==> flow/design.v <==
`timescale 1 ps / 1 ps
module gauss_random_generator(
    input   clock,
    input   resetn,
    input   ivalid, 
    input   iready,
    output  ovalid, 
    output  oready,
    input      [7:0]          load,      
    input      [31:0]    seed,         
    output reg signed[15:0] rand_output     
);
assign ovalid = 1'b1;
assign oready = 1'b1;
reg [31:0] rand_num;
reg signed[15:0] rand_temp;
integer i;
reg [15:0] j;
always@(posedge clock or negedge resetn)
begin
    if(!resetn) 
        begin       
            rand_num <= 32'b0;
            rand_temp <= 16'b0;
            rand_output <= 16'b0;
            j <= 16'b0;
        end
    else if(load)begin
            rand_num <=seed;     
            j <= 16'b0;
            rand_temp <= 16'b0;
        end
    else
        begin             
            for(i=0;i<24;i=i+1)begin
                rand_num[i] <= rand_num[i+1];
            end           
            rand_num[24] <= rand_num[25]^rand_num[0];
            rand_num[25] <= rand_num[26]^rand_num[0];
            rand_num[26] <= rand_num[27];
            rand_num[27] <= rand_num[28];
            rand_num[28] <= rand_num[29];
            rand_num[29] <= rand_num[30]^rand_num[0];
            rand_num[30] <= rand_num[31]; 
            rand_num[31] <= rand_num[0];
            rand_temp  <= rand_temp +  rand_num[0] + rand_num[0] - 1'b1;            
            if(j == 16'h03ff)begin
                rand_output <=rand_temp;
                rand_temp <= 16'b0;                
                j <=16'b0; 				
                end        
			else
				begin
					j <= j+1;
				end
        end    	    			          		            
end
endmodule
### Tool chain data of gauss_random_generator

The steps from the RTL of gauss_random_generator to its reports follow in flow order.
Lines are those of the file above, counted from 1.
Cell names lack the library's common part.
Not given: n/a

| set-up | value |
|---|---|
| design top | gauss_random_generator |
| clock port | clock |
| library | sky130hd |
| corner | tt_025C_1v80 |

### After elaboration

Source: Yosys, flattened and elaborated, memories not mapped. Widths are those after wreduce. Registers that Yosys merges into a memory's read port (data or address) are not register bits. Print and check cells do not count. Equal cells are merged and count once.

| bit counts | value |
|---|---|
| flip-flop bits (word level) | 80 |
| input bits | 44 |

| cells by class | value |
|---|---|
| equal/unequal tests | 1 |
| $add $sub $neg | 4 |
| bitwise operators | 4 |
| reductions and logical operators | 2 |
| multiplexer cells | 36 |

Operators by type and width:

| operator | number |
|---|---|
| 2-to-1 mux 16 bit | 4 |
| adder 16 x 1 -> 16 bit | 2 |
| 2-to-1 mux 1 bit | 32 |
| adder 16 x 1 -> 16 bit with constant B | 1 |
| subtractor 16 x 1 -> 16 bit with constant B | 1 |
| == test 16 x 10 -> 1 bit with constant B | 1 |
| nonzero test 8 bit | 1 |
| XOR 1 bit | 3 |
| AND reduction 2 bit | 1 |
| inverter 1 bit | 1 |

### Logic depth

Longest topological path by Yosys (ltp), each cell counted once; first at word level (registers and memories cut), then after technology mapping (sequential cells cut; the memories' decode and read muxes count).

| depth | value |
|---|---|
| depth in word-level cells | 5 |
| ABC_AREA | 0 |
| gate-level depth with buffers | 11 |

### Synthesis result

The flow's flattened synthesis, as Yosys stat reports it; memories are mapped. The netlist is that of the ABC_AREA named above (0 if unset); the other value can give another one.
Totals and module areas in this step are rounded.

| synthesis totals | value |
|---|---|
| buffer cells | 10 |
| cell count | 325 |
| synthesis area | 3800 um^2 |
| flip-flops | 80 |

Cell types:

| cell | number |
|---|---|
| dfrtp_1 | 80 |
| mux2_2 | 34 |
| ha_1 | 16 |
| mux2_4 | 10 |
| nor2_1 | 35 |
| xor2_1 | 15 |
| xnor2_1 | 13 |
| inv_1 | 26 |
| o21ai_0 | 13 |
| nand2_1 | 17 |
| a21oi_1 | 12 |
| nand3_1 | 8 |
| a21o_1 | 4 |
| nand4_1 | 4 |
| buf_12 | 1 |
| fa_1 | 1 |
| nor2_8 | 1 |
| buf_2 | 3 |

Not listed: further types 25, cells in them 32.

### Timing after synthesis

Path of least setup slack by OpenSTA after synthesis, without wires, with an ideal clock, recovery checks aside; 20% of the period is set as input and as output delay. Where synthesis merged equal registers, the netlist keeps one of their names.

| path after synthesis | value |
|---|---|
| path kind | reg2reg |
| start point | reg rand_num[0] |
| end point | reg rand_temp[13] |
| clock period | 2590 ps |
| time at the first pin | 0 ps |
| path delay | 2430 ps |
| data arrival time | 2309 ps |
| stages on the path | 12 |
| slack | 159 ps |
| period reached after synthesis | 2431 ps |

"path delay" is the arrival time less input delay plus setup time.
"stages on the path" counts driving pins, that of a launching flip-flop among them; a cell with two outputs on the path counts twice.
"period reached after synthesis" = period - worst setup slack (recovery checks aside). The figure is calculated, with input and output delays left at 20% of the set period.
Between the ends stands the longest chain of elaborated cells between them, by number of cells; it is not shown to be the way that was timed. Of several equally long chains one is given.
A line is the first line of the expression or statement that the cell stems from. Yosys adds cells for indexed reads and writes and turns some case tables into memories.
At most two assigning lines are given for a register; there are more.

| between the ends, after synthesis | value |
|---|---|
| cells stage by stage | dfrtp_1 inv_1 ha_1 inv_1 ha_1 fa_1 a21oi_1 o211ai_1 o211a_1 o41a_1 xnor2_1 nor2_1 |
| cells in the longest elaborated chain | 5 |
| elaborated cells on any way between the ends | 5 |
| source lines of those cells | 3 |
| those cells by class | 3 x add/sub; 2 x mux |

Ends and longest elaborated chain, after synthesis:

| what | RTL line | RTL |
|---|---|---|
| start: declaration | 15 | `reg [31:0] rand_num;` |
| start: assignment | 29 | `rand_num <=seed;` |
| start: assignment | 36 | `rand_num[i] <= rand_num[i+1];` |
| adder 16 x 1 -> 16 bit x2 | 46 | `rand_temp  <= rand_temp +  rand_num[0] + rand_num[0] - 1'b1;` |
| subtractor 16 x 1 -> 16 bit | 46 |  |
| 2-to-1 mux 16 bit | 47 | `if(j == 16'h03ff)begin` |
| 2-to-1 mux 16 bit | 28 | `else if(load)begin` |
| end: assignment | 31 | `rand_temp <= 16'b0;` |
| end: assignment | 46 |  |
| end: declaration | 16 | `reg signed[15:0] rand_temp;` |

### Worst path after layout

Path of least setup slack in the final report of flow run 1 (OpenROAD, finished layout, wires in). Where an end is a register, its clock arrival counts in the times.
The path's times are printed in steps of 10 ps; the period is the one set.

| path after layout | value |
|---|---|
| path kind | reg2reg |
| start point | reg rand_num[0] |
| end point | reg rand_temp[13] |
| stages on the path | 12 |
| slack | 130 ps |
| clock period | 2580 ps |
| time at the first pin | 350 ps |
| data arrival time | 2690 ps |

Between the ends stands the longest chain of elaborated cells between them, by number of cells; it is not shown to be the way that was timed. Of several equally long chains one is given.
At most two assigning lines are given for a register; there are more.

| between the ends, after layout | value |
|---|---|
| cells stage by stage | dfrtp_1 inv_1 ha_1 inv_1 ha_1 fa_2 a21oi_2 o211ai_1 o211a_1 o41a_1 xnor2_1 nor2_1 |
| cells in the longest elaborated chain | 5 |
| elaborated cells on any way between the ends | 5 |
| source lines of those cells | 3 |
| those cells by class | 3 x add/sub; 2 x mux |

Ends and longest elaborated chain, after layout:

| what | RTL line | RTL |
|---|---|---|
| start: declaration | 15 | `reg [31:0] rand_num;` |
| start: assignment | 29 | `rand_num <=seed;` |
| start: assignment | 36 | `rand_num[i] <= rand_num[i+1];` |
| adder 16 x 1 -> 16 bit x2 | 46 | `rand_temp  <= rand_temp +  rand_num[0] + rand_num[0] - 1'b1;` |
| subtractor 16 x 1 -> 16 bit | 46 |  |
| 2-to-1 mux 16 bit | 47 | `if(j == 16'h03ff)begin` |
| 2-to-1 mux 16 bit | 28 | `else if(load)begin` |
| end: assignment | 31 | `rand_temp <= 16'b0;` |
| end: assignment | 46 |  |
| end: declaration | 16 | `reg signed[15:0] rand_temp;` |

FLOW RESULTS
============

Settings and measured results of 2 stored flow runs for module gauss_random_generator (sky130hd), not sorted in any way. The constraints put input and output delay at 20% of the set period each and load the outputs with 0.01 pF.
"clock period reached" = clock period - worst setup slack. The figure is calculated, with input and output delays left at 20% of the set period.
"power" rests on the timing tool's default activity at the inputs, not on a simulated workload.
The results are shown rounded.

#### Flow run 1

| setting | value |
|---|---|
| period_ns | `2.58` |
| CORE_UTILIZATION | `68` |
| CAP_MARGIN | `20` |
| CORE_MARGIN | `2` |
| SLEW_MARGIN | `20` |

| result | value |
|---|---|
| synthesized cell area | 3800 um^2 |
| die footprint | 6200 um^2 |
| post-route utilization | 0.86 |
| smallest setup slack | 130 ps |
| final setup TNS | 0 ps |
| power | 2.5 mW |
| clock period reached | 2449 ps |

#### Flow run 2

| setting | value |
|---|---|
| period_ns | `2.56` |
| CORE_UTILIZATION | `45` |
| SETUP_SLACK_MARGIN | `0.25` |
| PLACE_DENSITY_LB_ADDON | `0.14` |
| CORE_MARGIN | `8` |
| CELL_PAD_IN_SITES_GLOBAL_PLACEMENT | `0` |
| CELL_PAD_IN_SITES_DETAIL_PLACEMENT | `2` |
| SLEW_MARGIN | `30` |
| CAP_MARGIN | `20` |

Did not finish, routing stopped with DPL-0033.
